==> flow/design.v <==
`timescale 1ns/1ps
interface  dht_if
#(
    parameter int CODE_LENGTH   = 16,
    parameter int DC_VVEC_SIZE  = 12,                                
    parameter int AC_VVEC_SIZE  = 162
);
    logic [15:0] y_dc_huffcode[DC_VVEC_SIZE-1:0];
    logic [7:0]  y_dc_hufflength[DC_VVEC_SIZE-1:0];    
    logic [15:0] uv_dc_huffcode[DC_VVEC_SIZE-1:0];
    logic [7:0]  uv_dc_hufflength[DC_VVEC_SIZE-1:0];
    logic [15:0] y_ac_huffcode[15:0][9:0];
    logic [7:0] y_ac_hufflength[15:0][9:0];
    logic [15:0] y_eob;    
    logic [7:0] y_eob_len;
    logic [15:0] y_zrl;
    logic [7:0] y_zrl_len;
    logic [15:0] uv_ac_huffcode[15:0][9:0];
    logic [7:0] uv_ac_hufflength[15:0][9:0];
    logic [15:0] uv_eob;    
    logic [7:0] uv_eob_len;
    logic [15:0] uv_zrl;
    logic [7:0] uv_zrl_len;
    modport master(
        output y_dc_huffcode    ,
        output y_dc_hufflength  ,
        output uv_dc_huffcode   , 
        output uv_dc_hufflength ,
        output y_ac_huffcode    ,
        output y_ac_hufflength  ,
        output y_eob,    
        output y_eob_len,
        output y_zrl,
        output y_zrl_len,
        output uv_ac_huffcode   , 
        output uv_ac_hufflength ,
        output uv_eob,    
        output uv_eob_len,
        output uv_zrl,
        output uv_zrl_len
    );
    modport slave(
        input y_dc_huffcode    ,
        input y_dc_hufflength  ,
        input uv_dc_huffcode   , 
        input uv_dc_hufflength ,
        input y_ac_huffcode    ,
        input y_ac_hufflength  ,
        input y_eob,    
        input y_eob_len,
        input y_zrl,
        input y_zrl_len,
        input uv_ac_huffcode   , 
        input uv_ac_hufflength ,
        input uv_eob,    
        input uv_eob_len,
        input uv_zrl,
        input uv_zrl_len
    );
endinterface
`timescale 1ns/1ps
`default_nettype none
module AXIS_Master#(
        parameter int DATA_BITWIDTH = 8,
        parameter int FIFO_SIZE = 10
    )
    (
        input wire m_axis_aclk,
        input wire m_axis_aresetn,
        input wire[DATA_BITWIDTH-1:0] i_data,
        input wire                    i_valid,
        input wire                    i_data_end,
        output wire                   o_wait,
        output logic                        m_axis_tvalid,
        output wire[DATA_BITWIDTH-1:0]      m_axis_tdata,
        output wire [(DATA_BITWIDTH/8)-1:0] m_axis_tstrb,
        output wire                         m_axis_tlast,
        input  wire                         m_axis_tready
    );
    wire [DATA_BITWIDTH:0]  fifo_idata;
    wire                      fifo_re;
    wire                      fifo_we;
    wire                      fifo_emp;
    wire                      fifo_full;
    wire [DATA_BITWIDTH:0]  fifo_odata;
    assign o_wait = fifo_full;
    assign fifo_idata = {i_data,i_data_end};
    assign fifo_we = i_valid & !fifo_full;
    assign fifo_re = !fifo_emp & m_axis_tready;
    fifo#(
        .FIFO_SIZE(FIFO_SIZE),
        .BIT_WIDTH(DATA_BITWIDTH+1)
    )
    fifo_inst(
        .clk(m_axis_aclk),
        .n_rst(m_axis_aresetn),
        .we(fifo_we),
        .re(fifo_re),
        .din(fifo_idata),
        .empty(fifo_emp),
        .full(fifo_full),
        .dout(fifo_odata)
    );
    assign m_axis_tstrb = {(DATA_BITWIDTH/8){1'b1}};
    assign m_axis_tdata = fifo_odata[DATA_BITWIDTH -: DATA_BITWIDTH];
    assign m_axis_tlast = fifo_odata[0];
    always_ff @(posedge m_axis_aclk) begin
        if(!m_axis_aresetn) begin
            m_axis_tvalid <= 1'b0;
        end
        else begin
            m_axis_tvalid <= fifo_re;
        end
    end
endmodule
`default_nettype wire
`default_nettype none
module dpram (clk, n_rst, we, re, raddr, waddr, din, dout);
    parameter FIFO_SIZE = 1024;
    parameter BIT_WIDTH = 8;
    input wire                         clk, n_rst, we, re;
    input wire [$clog2(FIFO_SIZE)-1:0] raddr, waddr;
    input wire [BIT_WIDTH-1:0]         din;
    output reg [BIT_WIDTH-1:0]         dout;
    (* ram_style = "distributed" *) 
    reg [BIT_WIDTH-1:0] mem [FIFO_SIZE-1:0];
    always @(posedge clk) begin
        if (!n_rst)  dout <= 1'd0;
        else if (re) dout <= mem[raddr];
    end
    always @(posedge clk) begin
        if (we) mem[waddr] <= din;
    end
   integer i;   
   initial begin
        for(i = 0; i < FIFO_SIZE; i = i+1) mem[i] = 'b0;
    end
endmodule
`default_nettype wire
`default_nettype none
module fifo#(
	     parameter int FIFO_SIZE = -1,
	     parameter int BIT_WIDTH = -1
)
(clk, n_rst, we, re, din, empty,full,dout);
   input wire		       clk;
   input wire		       n_rst;
   input wire		       we;
   input wire		       re;
   input wire [BIT_WIDTH-1:0] din;
   output logic		      empty;
   output logic		      full;
   output wire [BIT_WIDTH-1:0] dout;
   localparam  int	       FIFO_WIDTH = $clog2(FIFO_SIZE+1);
   logic [(FIFO_WIDTH)-1:0]      waddr;
   logic [(FIFO_WIDTH)-1:0]      raddr;
   logic [(FIFO_WIDTH)-1:0]      raddr_in;
   logic			       we_in;
   logic			       re_in;
   dpram #(
	   .FIFO_SIZE(FIFO_SIZE+1),
	   .BIT_WIDTH(BIT_WIDTH)
	   )
   dpram_inst(
	      .clk(clk),
	      .n_rst(n_rst),
	      .we(we_in),
	      .re(re_in),
	      .waddr(waddr),
	      .raddr(raddr_in),
	      .din(din),
	      .dout(dout)
	      );
   assign we_in = we && !full;
   assign re_in = re && !empty;
   always_ff @(posedge clk ) begin 
      if(!n_rst)begin
         waddr <= FIFO_WIDTH'('b1);
      end
      else begin
         if(we_in) begin
            waddr <= ((FIFO_SIZE-1) == waddr)? {FIFO_WIDTH{1'b0}} : waddr + 'b1;
         end
         else begin
            waddr <= waddr;
         end
      end
   end
   always_ff @(posedge clk ) begin 
      if(!n_rst)begin
         raddr <= {FIFO_WIDTH{1'b0}};
      end
      else begin
         if(re_in) begin
            raddr <= ((FIFO_SIZE-1) == raddr)? {FIFO_WIDTH{1'b0}} : raddr + 'b1;
         end
         else begin
            raddr <= raddr;
         end
      end
   end
   always_comb begin
      raddr_in = ((FIFO_SIZE-1) == raddr)? {FIFO_WIDTH{1'b0}} : raddr + FIFO_WIDTH'('d1);
   end
   assign full = (waddr==raddr);
   assign empty = (raddr_in == waddr);
endmodule
`default_nettype wire
## Step by step through the tools: AXIS_Master

What the tools print for AXIS_Master, step after step.
Line numbers count from 1 in the design file above.
Cell names lack the library's common part.
A cell with - has no value.

| inputs | value |
|---|---|
| top module | AXIS_Master |
| clock | m_axis_aclk |
| standard-cell library | sky130hd |
| corner | tt_025C_1v80 |

## After elaboration

Source: Yosys, flattened and elaborated, memories not mapped. Widths are those after wreduce; folded enables and synchronous resets count as part of the registers. Print and check cells do not count. Equal cells are merged and count once.
Memory sizes are those after Yosys's memory passes, which may raise the word count (mostly to a power of two), join words into wider ones and drop unused or constant bits.

| cells by class | value |
|---|---|
| $add $sub $neg | 2 |
| equality and inequality tests | 4 |
| muxes and demuxes | 5 |
| bitwise operators | 2 |
| reductions and logical operators | 5 |

Operator list:

| kind | count |
|---|---|
| two-way mux 4 bit | 3 |
| two-way mux 9 bit | 1 |
| adder 4 x 1 -> 4 bit with constant B | 2 |
| equality test 4 bit | 2 |
| equality test 4 bit with constant A | 2 |
| zero test 1 bit | 3 |
| bitwise AND 1 bit | 2 |
| logical AND 1 bit | 2 |
| two-way mux 1 bit | 1 |

| word-level totals | value |
|---|---|
| register bits after elaboration | 9 |
| RAM bits | 99 |
| word width x clocked read ports | 9 |
| memories | 1 |
| input port bits | 13 |
| output and inout port bits | 12 |
| elaborated cells | 22 |

Memory list:

| memory | depth | width | rd ports | write ports | line | source |
|---|---|---|---|---|---|---|
| fifo_inst.dpram_inst.mem | 11 | 9 | 1 | 1 | 126 | `reg [BIT_WIDTH-1:0] mem [FIFO_SIZE-1:0];` |

## Longest topological paths

Depth = most cells in a row (Yosys ltp): at word level without a register or memory, in the mapped netlist without a sequential cell, where the memories' decode and read muxes count.

| logic depth | value |
|---|---|
| depth in word-level cells | 6 |
| ABC_AREA | 1 |
| depth in mapped cells | 14 |
| gate-level depth less buffers | 12 |

## After synthesis

Yosys stat after the flow's synthesis: flattened, memories mapped to cells. It holds for the ABC_AREA given above (unset counts as 0); a run with the other value may have another netlist.

Cell types:

| cell | count | total area (µm²) |
|---|---|---|
| edfxtp_1 | 99 | 2.97E+03 |
| nand2_1 | 150 | 563.04 |
| dfxtp_1 | 18 | 360.346 |
| nand3_1 | 47 | 235.226 |
| nor2_1 | 57 | 213.955 |
| inv_1 | 40 | 150.144 |
| o21ai_0 | 23 | 115.11 |
| a21oi_1 | 15 | 75.072 |
| buf_6 | 5 | 56.304 |
| nand4_1 | 9 | 56.304 |
| clkbuf_1 | 10 | 37.536 |
| buf_2 | 7 | 35.034 |
| buf_4 | 4 | 30.029 |
| or2_2 | 3 | 18.768 |
| nand3_4 | 1 | 17.517 |
| xnor2_1 | 2 | 17.517 |
| o21ai_1 | 3 | 15.014 |
| nand2_2 | 2 | 12.512 |

Not listed: further types 10, cells in them 13.

| mapped netlist | value |
|---|---|
| standard cells after synthesis | 508 |
| cell area after synthesis | 5063.6 µm² |
| area of sequential cells | 3333.2 µm² |
| mapped flip-flops | 117 |
| buffers | 26 |

## Path before layout

Source: OpenSTA report_checks on the synthesized netlist (no wires, ideal clock, input and output delay 20% of the period each), path of least setup slack; recovery checks are left aside. Register names are those of the netlist, which keeps one name where synthesis merged equal registers.

| path after synthesis | value |
|---|---|
| path type | reg2reg |
| start point | register fifo_inst.waddr[2] |
| end point | memory fifo_inst.dpram_inst.mem[5][0] |
| period | 3.03 ns |
| library setup time | 0.374 ns |
| time at the first pin | 0.000 ns |
| data arrival time | 1.516 ns |
| required time | 2.656 ns |
| slack | 1.140 ns |
| path delay | 1.890 ns |
| stages on the path | 10 |
| buffers on the path | 0 |
| synthesis period reached | 1.89 ns |

"path delay" = arrival - input delay + setup time.
"stages on the path" counts driving pins, that of a launching flip-flop among them; a cell with two outputs on the path counts twice.
"synthesis period reached" = period - worst setup slack (recovery checks aside). The figure is calculated, with input and output delays left at 20% of the set period.
The rows between start and end are the longest chain of elaborated cells between them; the timing report does not say that the signal goes this way. Where chains are equally long, one stands for them.
Each line given opens the expression or statement behind the cell; cells for indexed reads and writes are added by Yosys, which also makes memories of some case tables.
At most two assigning lines are given for a register; there are more.
Only ways into the end's enable, where the timed path ends, are counted here.

| on the way, after synthesis | value |
|---|---|
| cells stage by stage | dfxtp_1 > inv_1 > nand2_1 > nand2_1 > and2_1 > nand2_1 > nand2_1 > inv_1 > nand3_1 > nor2_1 |
| length of the longest elaborated chain | 5 |
| elaborated cells between the ends (all ways) | 6 |
| classes of those cells | 1 x eq/ne; 2 x mux; 1 x logic; 2 x reduce/logical |

RTL lines, path after synthesis:

| what | line | source |
|---|---|---|
| from (decl) | 155 | `logic [(FIFO_WIDTH)-1:0]      waddr;` |
| from (assign) | 178 | `waddr <= FIFO_WIDTH'('b1);` |
| from (assign) | 182 | `waddr <= ((FIFO_SIZE-1) == waddr)? {FIFO_WIDTH{1'b0}} : waddr + 'b1;` |
| equality test 4 bit | 205 | `assign full = (waddr==raddr);` |
| zero test 1 bit | 88 | `assign fifo_we = i_valid & !fifo_full;` |
| bitwise AND 1 bit | 88 |  |
| logical AND 1 bit | 174 | `assign we_in = we && !full;` |
| two-way mux 4 bit | 132 | `if (we) mem[waddr] <= din;` |
| to (decl) | 126 | `reg [BIT_WIDTH-1:0] mem [FIFO_SIZE-1:0];` |

## Path in the finished layout

From the final timing report of run A: the path of least setup slack in the routed layout; clock arrival at registers is part of the times.

| path after layout | value |
|---|---|
| path type | reg2out |
| start point | register fifo_inst.raddr[0] |
| end point | output port o_wait |
| period | 2.92 ns |
| output delay | 0.58 ns |
| time at the first pin | 0.52 ns |
| data arrival time | 1.97 ns |
| required time | 2.34 ns |
| slack | 0.37 ns |
| stages on the path | 6 |
| buffers on the path | 1 |

The rows between start and end are the longest chain of elaborated cells between them; the timing report does not say that the signal goes this way. Where chains are equally long, one stands for them.
At most two assigning lines are given for a register; there are more.

| on the way, after layout | value |
|---|---|
| cells stage by stage | dfxtp_2 > xor2_1 > nor2_1 > nand2_1 > inv_1 > clkdlybuf4s50_1 |
| length of the longest elaborated chain | 1 |
| elaborated cells between the ends (all ways) | 1 |
| RTL lines with such cells | 1 |
| classes of those cells | 1 x eq/ne |

RTL lines, path after layout:

| what | line | source |
|---|---|---|
| from (decl) | 156 | `logic [(FIFO_WIDTH)-1:0]      raddr;` |
| from (assign) | 195 | `raddr <= ((FIFO_SIZE-1) == raddr)? {FIFO_WIDTH{1'b0}} : raddr + 'b1;` |
| from (assign) | 198 | `raddr <= raddr;` |
| equality test 4 bit | 205 | `assign full = (waddr==raddr);` |
| to (decl) | 73 | `output wire                   o_wait,` |

Memo
Re: implementation data of AXIS_Master

Below are 2 stored runs of the flow (Yosys, OpenROAD; platform sky130hd) on AXIS_Master, each with its settings and what was measured, unordered. Constraints: input delay and output delay 20% of the set period each, output load 0.01 pF.
By "achieved clock period" is meant the clock period of the run minus its worst setup slack. This is arithmetic on one report: input and output delays are still those of the set period (20% each).
By "allowed time less slack (worst setup path)" is meant the share of the clock period that the worst setup path is allowed (20% is reserved at inputs, 20% at outputs), minus its slack. Clock arrival times at its registers enter into it.
"total design power": no workload was simulated; the value follows from the tool's default switching activity.

#### Run A

| setting | value |
|---|---|
| period_ns | `2.92` |
| CORE_UTILIZATION | `70` |
| PLACE_DENSITY | `0.55` |
| CORE_MARGIN | `6` |
| TNS_END_PERCENT | `60` |
| ABC_AREA | `1` |
| CTS_CLUSTER_DIAMETER | `268` |
| CAP_MARGIN | `10` |
| SLEW_MARGIN | `15` |

| result | value |
|---|---|
| allowed time less slack (worst setup path) | 1.97 ns |
| worst setup path kind | reg2out |
| total die area | 9418.7 µm² |
| worst hold slack in the final report | 0.512 ns |
| sum of negative setup slack | 0.000 ns |
| achieved clock period | 2.555 ns |
| worst slack on setup checks | 0.365 ns |
| standard-cell area of the final layout | 5909.4 µm² |
| Yosys chip area after synthesis | 5063.6 µm² |
| total design power | 6383 uW |
| final utilization | 86.0% |

#### Run B

| setting | value |
|---|---|
| period_ns | `3.13` |
| CORE_UTILIZATION | `72` |
| SETUP_SLACK_MARGIN | `-0.03` |
| PLACE_DENSITY | `0.77` |
| CORE_ASPECT_RATIO | `1.08` |
| CELL_PAD_IN_SITES_GLOBAL_PLACEMENT | `0` |
| GPL_ROUTABILITY_DRIVEN | `0` |
| CTS_CLUSTER_DIAMETER | `183` |
| MAX_ROUTING_LAYER | `met5` |
| CAP_MARGIN | `20` |
| CORE_MARGIN | `2` |
| SLEW_MARGIN | `20` |

| result | value |
|---|---|
| total design power | 5421 uW |
| worst slack on setup checks | 0.109 ns |
| sum of negative setup slack | 0.000 ns |
| allowed time less slack (worst setup path) | 2.39 ns |
| worst setup path kind | reg2out |
| worst hold slack in the final report | 0.508 ns |
| achieved clock period | 3.021 ns |
| final utilization | 89.3% |
| Yosys chip area after synthesis | 5126.2 µm² |
| standard-cell area of the final layout | 6064.6 µm² |
| total die area | 7810.6 µm² |
